==> flow/design.v <==
module io
#(
	parameter IO_SIZE = 2,
	parameter IO_DEPTH = 32
)
(
	input	clk,
	output	[IO_DEPTH-1:0]	seven_seg_out,
	output	[IO_DEPTH-1:0] led_out,
	input	[IO_DEPTH-1:0] sw_in,
	input	[31:0] io_addr,
	input	[IO_DEPTH-1:0] io_data_in,
	output	[IO_DEPTH-1:0] io_data_out,
	input	io_w_en
);
reg [IO_DEPTH-1:0] seven_seg;
reg [IO_DEPTH-1:0] led;
always @(posedge clk)
begin
	if (io_w_en && io_addr == 32)
		seven_seg <= io_data_in;
	if (io_w_en && io_addr == 36)
		led <= io_data_in;
end
seven_segment seven_segment_0 (
	.in(seven_seg[3:0]),
	.out(seven_seg_out[6:0])
);
seven_segment seven_segment_1 (
	.in(seven_seg[7:4]),
	.out(seven_seg_out[13:7])
);
seven_segment seven_segment_2 (
	.in(seven_seg[11:8]),
	.out(seven_seg_out[20:14])
);
seven_segment seven_segment_3 (
	.in(seven_seg[15:12]),
	.out(seven_seg_out[27:21])
);
assign led_out = led;
assign io_data_out = sw_in;
endmodule
module seven_segment (
        input [3:0] in,
        output reg [6:0] out
        );
        always @(*) begin
                case (in)
                        4'h0: out = 7'b1000000;
                        4'h1: out = 7'b1111001;
                        4'h2: out = 7'b0100100;
                        4'h3: out = 7'b0110000;
                        4'h4: out = 7'b0011001;
                        4'h5: out = 7'b0010010;
                        4'h6: out = 7'b0000010;
                        4'h7: out = 7'b1111000;
                        4'h8: out = 7'b0000000;
                        4'h9: out = 7'b0010000;
                        4'ha: out = 7'b0001000;
                        4'hb: out = 7'b0000011;
                        4'hc: out = 7'b1000110;
                        4'hd: out = 7'b0100001;
                        4'he: out = 7'b0000110;
                        4'hf: out = 7'b0001110;
                endcase
        end
endmodule
Step by step through the tools: io
What the tools print for io, step after step.
Lines are those of the file above, counted from 1.
Cell names lack the library's common part.
The mark - stands for no value.
- design top: io
- clock port: clk
- cell library: sky130hd
- corner: tt_025C_1v80

Word-level counts
Source: Yosys, flattened and elaborated, memories not mapped. Widths are those after wreduce. Print and check cells do not count. Equal cells are merged and count once.
Yosys's memory passes give these memory sizes; they may raise the number of words (mostly to a power of two), join words into wider ones and drop unused or constant bits.
- add/subtract/negate cells: 0
- noted multiply operators: 0
- noted div/mod/pow operators: 0
- $lt $le $gt $ge: 0
- equality and inequality tests: 2
- shifts and indexed selects: 0
- noted multiplexer cells: 4
- noted bitwise gates (word level): 0
- reduce/logical cells at 2
- operators with widths (operator ; count):
    equality test 32 x 6 -> 1 bit with constant B ; 2
    two-way mux 4 bit ; 4
    logical AND 1 bit ; 2
- noted flip-flop bits (word level): 48
- latch bits: 0
- memory bits (writable) at 0
- ROM bits at 448
- clocked read ports x word width: 28
- memory cells at 4
- input bits at 98
- output and inout port bits at 96
- noted cells after elaboration: 14
- memory list (name ; depth ; bits a word ; rd ports ; write ports ; RTL line ; RTL):
    (no name shown) ; 16 ; 7 ; 1 ; 0 ; 49 ; case (in)
    (no name shown) ; 16 ; 7 ; 1 ; 0 ; 49 ;
    (no name shown) ; 16 ; 7 ; 1 ; 0 ; 49 ;
    (no name shown) ; 16 ; 7 ; 1 ; 0 ; 49 ;

Longest topological paths
Longest topological path by Yosys (ltp), each cell counted once; first at word level (registers and memories cut), then after technology mapping (sequential cells cut; the memories' decode and read muxes count).
- noted depth in word-level cells: 3
- noted ABC_AREA: 0
- depth in mapped cells at 10
- depth with buffers taken out: 8

After synthesis
The flow's flattened synthesis, as Yosys stat reports it; memories are mapped. The netlist is that of the ABC_AREA named above (0 if unset); the other value can give another one.
- cell types (cell ; count ; area in all (um^2)):
    edfxtp_1 ; 48 ; 1.44E+03
    dfxtp_1 ; 28 ; 560.538
    ha_1 ; 22 ; 275.264
    buf_4 ; 36 ; 270.259
    mux2i_1 ; 25 ; 250.24
    mux4_2 ; 3 ; 67.565
    mux2_2 ; 5 ; 56.304
    o22ai_1 ; 8 ; 50.048
    inv_1 ; 13 ; 48.797
    nor4_2 ; 3 ; 37.536
    buf_2 ; 7 ; 35.034
    o32ai_1 ; 4 ; 35.034
    xnor2_1 ; 4 ; 35.034
    a221o_1 ; 3 ; 30.029
    o31ai_1 ; 4 ; 30.029
    mux2i_2 ; 2 ; 27.526
    a22o_1 ; 3 ; 26.275
    and3b_1 ; 3 ; 26.275
Other cell types: 23; their cells: 38.
- standard cells after synthesis at 259
- cell area after synthesis: 3565.9 um^2
- sequential part of the area at 2001.9 um^2
- flip-flop cells: 76
- noted buffers: 45
The figures by module come from a second, unflattened synthesis with its own total; it is not the netlist above.
- cell total of the unflattened synthesis: 230
- noted area (unflattened synthesis): 2917.8 um^2
Each row is one instance without its submodules.
- modules (module ; times used ; cells ; area (um^2) ; sequential area (um^2)):
    io ; 1 ; 98 ; 1821.7 ; 1441.4
    seven_segment ; 4 ; 33 ; 274.0 ; 0.0

Timing after synthesis
Source: OpenSTA report_checks on the synthesized netlist (no wires, ideal clock, input and output delay 20% of the period each), path of least setup slack; recovery checks are left aside. Register names are those of the netlist, which keeps one name where synthesis merged equal registers.
- kind: input-to-reg
- start: input io_addr[3]
- end: register led[0]
- period at 5.61 ns
- external input delay: 1.122 ns
- library setup time at 0.461 ns
- time at the first pin at 1.122 ns
- noted arrival time: 3.801 ns
- noted required time: 5.149 ns
- path slack at 1.348 ns
- noted delay of the path: 3.140 ns
- driving pins on the path at 3
- noted buffers on the path: 0
- noted period reached after synthesis: 4.262 ns
"delay of the path" is the arrival time less input delay plus setup time.
"driving pins on the path": output pins that drive a net of the path, with the launching flip-flop's if there is one; two outputs of one cell count as two.
"period reached after synthesis" = period - worst setup slack (recovery checks aside). The figure is calculated, with input and output delays left at 20% of the set period.
Between the ends stands the longest chain of elaborated cells between them, by number of cells; it is not shown to be the way that was timed. Of several equally long chains one is given.
A line is the first line of the expression or statement that the cell stems from. Yosys adds cells for indexed reads and writes and turns some case tables into memories.
- cell sequence: nor4b_2 nand4_1 nor3_1
- length of the longest elaborated chain: 2
- noted elaborated cells between the ends (all ways): 2
- RTL lines with such cells at 1
- classes of those cells: eq/ne (1); reduce/logical (1)
- RTL lines, path post-synthesis (what ; RTL line ; RTL):
    from (decl) ; 11 ; input [31:0] io_addr,
    equality test 32 x 6 -> 1 bit ; 22 ; if (io_w_en && io_addr == 36)
    logical AND 1 bit ; 22 ;
    to (assign) ; 23 ; led <= io_data_in;
    to (decl) ; 17 ; reg [IO_DEPTH-1:0] led;

Timing after layout
Path of least setup slack in the final report of flow run A (OpenROAD, finished layout, wires in). Where an end is a register, its clock arrival counts in the times.
- kind: input-to-reg
- start: input io_addr[12]
- end: register (no name shown)
- period at 4.9 ns
- external input delay: 0.98 ns
- library setup time at 0.12 ns
- time at the first pin at 0.98 ns
- noted arrival time: 4.04 ns
- noted required time: 5.12 ns
- path slack at 1.08 ns
- driving pins on the path at 10
- noted buffers on the path: 3
Between the ends stands the longest chain of elaborated cells between them, by number of cells; it is not shown to be the way that was timed. Of several equally long chains one is given.
- cell sequence: clkdlybuf4s50_1 nor4_2 nand4_1 nor3_2 buf_6 buf_8 mux2i_1 inv_1 ha_1 mux4_2
- length of the longest elaborated chain: 3
- noted elaborated cells between the ends (all ways): 3
- RTL lines with such cells at 1
- classes of those cells: eq/ne (1); mux (1); reduce/logical (1)
- RTL lines, path after layout (what ; RTL line ; RTL):
    from (decl) ; 11 ; input [31:0] io_addr,
    equality test 32 x 6 -> 1 bit ; 20 ; if (io_w_en && io_addr == 32)
    logical AND 1 bit ; 20 ;
    two-way mux 4 bit ; - ;

Subject: io on sky130hd, stored results

Hello all,

2 stored runs of io in the flow (synthesis by Yosys, layout by OpenROAD, sky130hd cells), in arbitrary order. Constraints: input delay and output delay 20% of the set period each, output load 0.01 pF.
"time on the worst setup path" = time allowed to the worst setup path (clock period - input delay - output delay, where it has them) - its slack; a late launch clock adds to it, a late capture clock takes from it.
"total power after layout" rests on the timing tool's default activity at the inputs, not on a simulated workload.

Flow run A
Settings were period_ns = 4.9; CORE_UTILIZATION = 24; SETUP_SLACK_MARGIN = 0.76; PLACE_DENSITY_LB_ADDON = 0.13; CORE_ASPECT_RATIO = 0.78; CORE_MARGIN = 5; GPL_TIMING_DRIVEN = 0; GPL_ROUTABILITY_DRIVEN = 1; CTS_CLUSTER_SIZE = 75; CTS_CLUSTER_DIAMETER = 391; CAP_MARGIN = 20; SLEW_MARGIN = 20
- noted the chip area in the Yosys report: 3565.9 um^2
- die footprint: 17414.7 um^2
- noted the standard-cell area after layout: 5749.3 um^2
- final utilization at 39.4%
- setup slack of the worst path at 1.076 ns
- final setup TNS at 0.000 ns
- noted the final worst hold slack: 0.660 ns
- total power after layout: 1.518 mW
- time on the worst setup path at 2.84 ns
- critical path kind: input-to-reg

Flow run B
Settings were period_ns = 4.94; CORE_UTILIZATION = 17; CAP_MARGIN = 20; CORE_MARGIN = 2; SLEW_MARGIN = 20
- noted the chip area in the Yosys report: 3565.9 um^2
- die footprint: 22150.4 um^2
- noted the standard-cell area after layout: 5267.6 um^2
- final utilization at 25.8%
- setup slack of the worst path at 1.209 ns
- final setup TNS at 0.000 ns
- noted the final worst hold slack: 0.661 ns
- total power after layout: 1.503 mW
- time on the worst setup path at 2.74 ns
- critical path kind: input-to-reg

Thanks
