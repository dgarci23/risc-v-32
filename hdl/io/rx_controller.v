==> flow/design.v <==
module rx_controller 
	#(
		parameter CLKS_PER_BIT = 5208
	)
	(
		input						clk,
		input						UART_RXD,
		output	reg [7:0] 	RX_DATA,
		output	reg 			RX_DONE
	);
	parameter IDLE         = 3'b000;
	parameter START = 3'b001;
	parameter DATA = 3'b010;
	parameter STOP 		 = 3'b011;
	parameter CLEANUP      = 3'b100;
	reg [2:0] state = 0;
	reg [15:0] counter = 0;
	reg [2:0]  index = 0;
	always @(posedge clk)
	begin
		case (state)
			IDLE:
				begin
					counter <= 0;
					index <= 0;
					RX_DONE <= 0;
					if (UART_RXD == 1'b0)
						state <= START;
					else
						state <= IDLE;
				end
			START:
				begin
					RX_DONE <= 0;
					if (counter == CLKS_PER_BIT/2)
						begin
							if (UART_RXD == 1'b0)
								begin
									counter <= 0;
									state <= DATA;
								end
							else
								state <= IDLE;
						end
					else
						begin
							counter <= counter + 1;
							state <= START;
						end
				end
			DATA:
				begin
					RX_DONE <= 0;
					if (counter < CLKS_PER_BIT - 1)
					begin
						counter <= counter + 1;
						state <= DATA;
					end
					else
					begin
						counter <= 0;
						RX_DATA[index] <= UART_RXD;
						if (index < 7)
						begin
							index <= index + 1;
							state <= DATA;
						end
						else
						begin
							index <= 0;
							state <= STOP;
						end
					end
				end
			STOP:
				begin
					RX_DONE <= 0;
					if (counter < CLKS_PER_BIT - 1)
					begin
						counter <= counter + 1;
						state <= STOP;
					end
					else
					begin
						counter <= 0;
						state <= CLEANUP;
					end
				end
			CLEANUP:
				begin
					RX_DONE <= 1'b1;
					state <= IDLE;
				end
			default:
				state <= IDLE;
		endcase
	end			
endmodule
======== Tool chain data of rx_controller ========
Tool output for the design above, in the order of the flow.
Lines are those of the file above, counted from 1.
Library cell names are shortened.
Not given: n/a
design
  top ..................................... rx_controller
  clock input ............................. clk
  standard-cell library ................... sky130hd
  corner .................................. tt_025C_1v80

======== After elaboration ========
Counts by Yosys on the flattened word-level netlist (proc, flatten, opt, wreduce; memories kept). Register bits leave out memories and registers merged into their read ports (data or address). Print and check cells are left out.
word-level totals
  bits in registers ....................... 31
  bits in latches ......................... 0
  RAM bits ................................ 0
  memory bits (read-only) ................. 0
  word width x clocked read ports ......... 0
  memories kept ........................... 0
  input port bits ......................... 2
  output and inout port bits .............. 9
  word-level cells ........................ 47
operators by class
  $add $sub $neg .......................... 3
  multipliers ............................. 0
  divide/modulo/power cells ............... 0
  magnitude comparators ................... 2
  equality and inequality tests ........... 7
  shift operators ......................... 2
  mux-type cells .......................... 15
  bitwise gates (word level) .............. 4
  reductions and logical operators ........ 9
operators by type and width
  operator                                                       count
  case mux 16 bit (select 3 bit)                                 1
  2-to-1 mux 16 bit                                              3
  adder 16 x 1 -> 16 bit (second input constant)                 1
  equality test 16 x 12 -> 1 bit (second input constant)         1
  less-than comparator 16 x 13 -> 1 bit (second input constant)  1
  case mux 3 bit (select 4 bit)                                  1
  2-to-1 mux 3 bit                                               3
  variable shift 1 x 4 -> 8 bit                                  1
  variable shift 1 x 4 -> 8 bit (first input constant)           1
  AND 8 bit                                                      1
  OR 8 bit                                                       1
  NOT 8 bit                                                      1
  AND reduction 2 bit                                            3
  equality test 3 x 2 -> 1 bit (second input constant)           2
  case mux 3 bit (select 2 bit)                                  1
  nonzero test 2 bit                                             2
  negation 3 -> 4 bit                                            1
  nonzero test 4 bit                                             1
  OR reduction 4 bit                                             1
  2-to-1 mux 2 bit                                               2
  adder 3 x 1 -> 3 bit (second input constant)                   1
  equality test 3 x 1 -> 1 bit (second input constant)           1
  less-than comparator 3 bit (second input constant)             1
  equality test 3 bit (second input constant)                    1
  inequality test 3 bit (second input constant)                  1
  logical NOT 3 bit                                              1
  2-to-1 mux 1 bit                                               3
  inequality test 2 bit (second input constant)                  1
Other operator kinds: 3; their cells: 3.

======== Longest topological paths ========
Yosys ltp: most cells in a row. Word level: on the elaborated netlist, between registers, memories and ports. Mapped: between sequential cells and ports; inverters and the memories' decode and read muxes count.
depth
  depth after elaboration ................. 5
  ABC_AREA ................................ 1
  gate-level depth with buffers ........... 9
  gate-level depth less buffers ........... 9

======== Netlist ========
The flow's flattened synthesis, as Yosys stat reports it; memories are mapped. The netlist is that of the ABC_AREA named above (0 if unset); the other value can give another one.
mapped netlist
  cells in the netlist .................... 215
  chip area (Yosys) ....................... 1964.4 µm²
  sequential area ......................... 900.9 µm²
  flip-flops .............................. 31
  buffer cells ............................ 3
cell types
  type      count  total area (µm²)
  edfxtp_1  28     840.806
  inv_1     30     112.608
  nand2_1   26     97.594
  a21oi_2   10     87.584
  ha_1      7      87.584
  nand3_1   16     80.077
  nor2_1    21     78.826
  xor2_1    7      61.309
  dfxtp_1   3      60.058
  nor2_4    4      45.043
  o21ai_1   9      45.043
  o21ai_0   8      40.038
  nor3_1    7      35.034
  xnor2_1   4      35.034
  nand2_2   5      31.28
  nor2_2    5      31.28
  nand3_2   3      30.029
  a21oi_1   5      25.024
Not listed: further types 12, cells in them 17.

======== Path before layout ========
OpenSTA on the mapped netlist: ideal clock, no wires. The path of least setup slack (recovery checks aside). Input and output delay are each 20% of the period. Register names are those of the netlist, which keeps one name where synthesis merged equal registers.
path post-synthesis
  path type ............................... flip-flop to flip-flop
  from .................................... reg counter[0]
  to ...................................... reg RX_DATA[0]
  clock period ............................ 3.76 ns
  setup time .............................. 0.370 ns
  time at the first pin ................... 0.000 ns
  data arrival time ....................... 1.425 ns
  required time ........................... 3.390 ns
  slack ................................... 1.965 ns
  delay of the path ....................... 1.795 ns
  driving pins on the path ................ 10
  buffers on the path ..................... 0
  synthesis period reached ................ 1.795 ns
"delay of the path" = arrival - input delay + setup time.
"driving pins on the path" counts driving pins, that of a launching flip-flop among them; a cell with two outputs on the path counts twice.
"synthesis period reached" = period - worst setup slack (recovery checks aside). The figure is calculated, with input and output delays left at 20% of the set period.
The rows between start and end are the longest chain of elaborated cells between them; the timing report does not say that the signal goes this way. Where chains are equally long, one stands for them.
Each line given opens the expression or statement behind the cell; cells for indexed reads and writes are added by Yosys, which also makes memories of some case tables.
At most two assigning lines are given for a register; there are more.
between the ends, post-synthesis
  cell sequence ........................... edfxtp_1 ha_1 nand2_1 nand2_1 nand3_1 nand2_1 nand2_1 nand2_1 inv_1 nor2_1
  length of the longest elaborated chain .. 3
  elaborated cells between the ends (all ways) .. 3
  classes of those cells .................. compare (1); logic (1); reduce/logical (1)
RTL lines, path post-synthesis
  element                                RTL line  text
  from (decl)                            17        reg [15:0] counter = 0;
  from (assign)                          47        counter <= counter + 1;
  from (assign)                          56        counter <= counter + 1;
  less-than comparator 16 x 13 -> 1 bit  54        if (counter < CLKS_PER_BIT - 1)
  NOT 1 bit                              n/a
  AND reduction 2 bit                    n/a
  to (assign)                            62        RX_DATA[index] <= UART_RXD;
  to (decl)                              8         output reg [7:0] RX_DATA,

======== Path in the finished layout ========
Path of least setup slack in the final report of stored run 1 (OpenROAD, finished layout, wires in). Where an end is a register, its clock arrival counts in the times.
path post-layout
  path type ............................... flip-flop to flip-flop
  from .................................... reg counter[0]
  to ...................................... reg counter[14]
  clock period ............................ 2.05 ns
  setup time .............................. 0.24 ns
  time at the first pin ................... 0.29 ns
  data arrival time ....................... 1.99 ns
  required time ........................... 2.10 ns
  slack ................................... 0.11 ns
  driving pins on the path ................ 10
  buffers on the path ..................... 2
The rows between start and end are the longest chain of elaborated cells between them; the timing report does not say that the signal goes this way. Where chains are equally long, one stands for them.
At most two assigning lines are given for a register; there are more.
The path ends at the enable pin of a flip-flop; only ways to that pin are counted.
between the ends, post-layout
  cell sequence ........................... edfxtp_1 buf_4 inv_1 ha_1 nand3_1 nor2_2 nand3_1 o21ai_2 clkinvlp_4 buf_12
  length of the longest elaborated chain .. 3
  elaborated cells between the ends (all ways) .. 3
  source lines of those cells ............. 1
  classes of those cells .................. eq/ne (2); reduce/logical (1)
RTL lines, path post-layout
  element                         RTL line  text
  from (decl)                     17        reg [15:0] counter = 0;
  from (assign)                   47        counter <= counter + 1;
  from (assign)                   56        counter <= counter + 1;
  equality test 16 x 12 -> 1 bit  35        if (counter == CLKS_PER_BIT/2)
  inequality test 3 bit           n/a
  AND reduction 2 bit             n/a
  to (assign)                     47
  to (assign)                     56
  to (decl)                       17

FLOW RESULTS
============

Measured results for rx_controller: 2 stored runs of the Yosys and OpenROAD flow on sky130hd. The settings differ; the order carries no meaning. The constraints put input and output delay at 20% of the set period each and load the outputs with 0.01 pF.
By "period achieved" is meant the clock period of the run minus its worst setup slack. This is arithmetic on one report: input and output delays are still those of the set period (20% each).
"overall power" is the tool's figure for a default switching activity; nothing was simulated.

---- stored run 1 ----
settings
  period_ns = 2.05
  CORE_UTILIZATION = 56
  SETUP_SLACK_MARGIN = 0.12
  PLACE_DENSITY = 0.9
  CORE_ASPECT_RATIO = 1.95
  CELL_PAD_IN_SITES_DETAIL_PLACEMENT = 1
  ABC_AREA = 1
  GPL_TIMING_DRIVEN = 0
  GPL_ROUTABILITY_DRIVEN = 0
  CTS_CLUSTER_SIZE = 50
  CTS_CLUSTER_DIAMETER = 194
  CAP_MARGIN = 20
  MAX_ROUTING_LAYER = met5
  CORE_MARGIN = 2
  SLEW_MARGIN = 20
results
  overall power ........................... 1.651 mW
  smallest hold slack ..................... 0.582 ns
  lowest setup slack ...................... 0.112 ns
  period achieved ......................... 1.938 ns
  standard-cell area of the final layout .. 2326.0 µm²
  overall die area ........................ 4024.4 µm²
  synthesis area .......................... 1964.4 µm²

---- stored run 2 ----
settings
  period_ns = 4.71
  CORE_UTILIZATION = 19
  SETUP_SLACK_MARGIN = 0.07
  CORE_ASPECT_RATIO = 0.63
  CORE_MARGIN = 10
  CELL_PAD_IN_SITES_DETAIL_PLACEMENT = 2
  GPL_ROUTABILITY_DRIVEN = 1
  CAP_MARGIN = 40
  SLEW_MARGIN = 20
results
  overall power ........................... 0.6781 mW
  smallest hold slack ..................... 0.560 ns
  lowest setup slack ...................... 2.138 ns
  period achieved ......................... 2.572 ns
  standard-cell area of the final layout .. 2223.4 µm²
  overall die area ........................ 13978.0 µm²
  synthesis area .......................... 1816.7 µm²
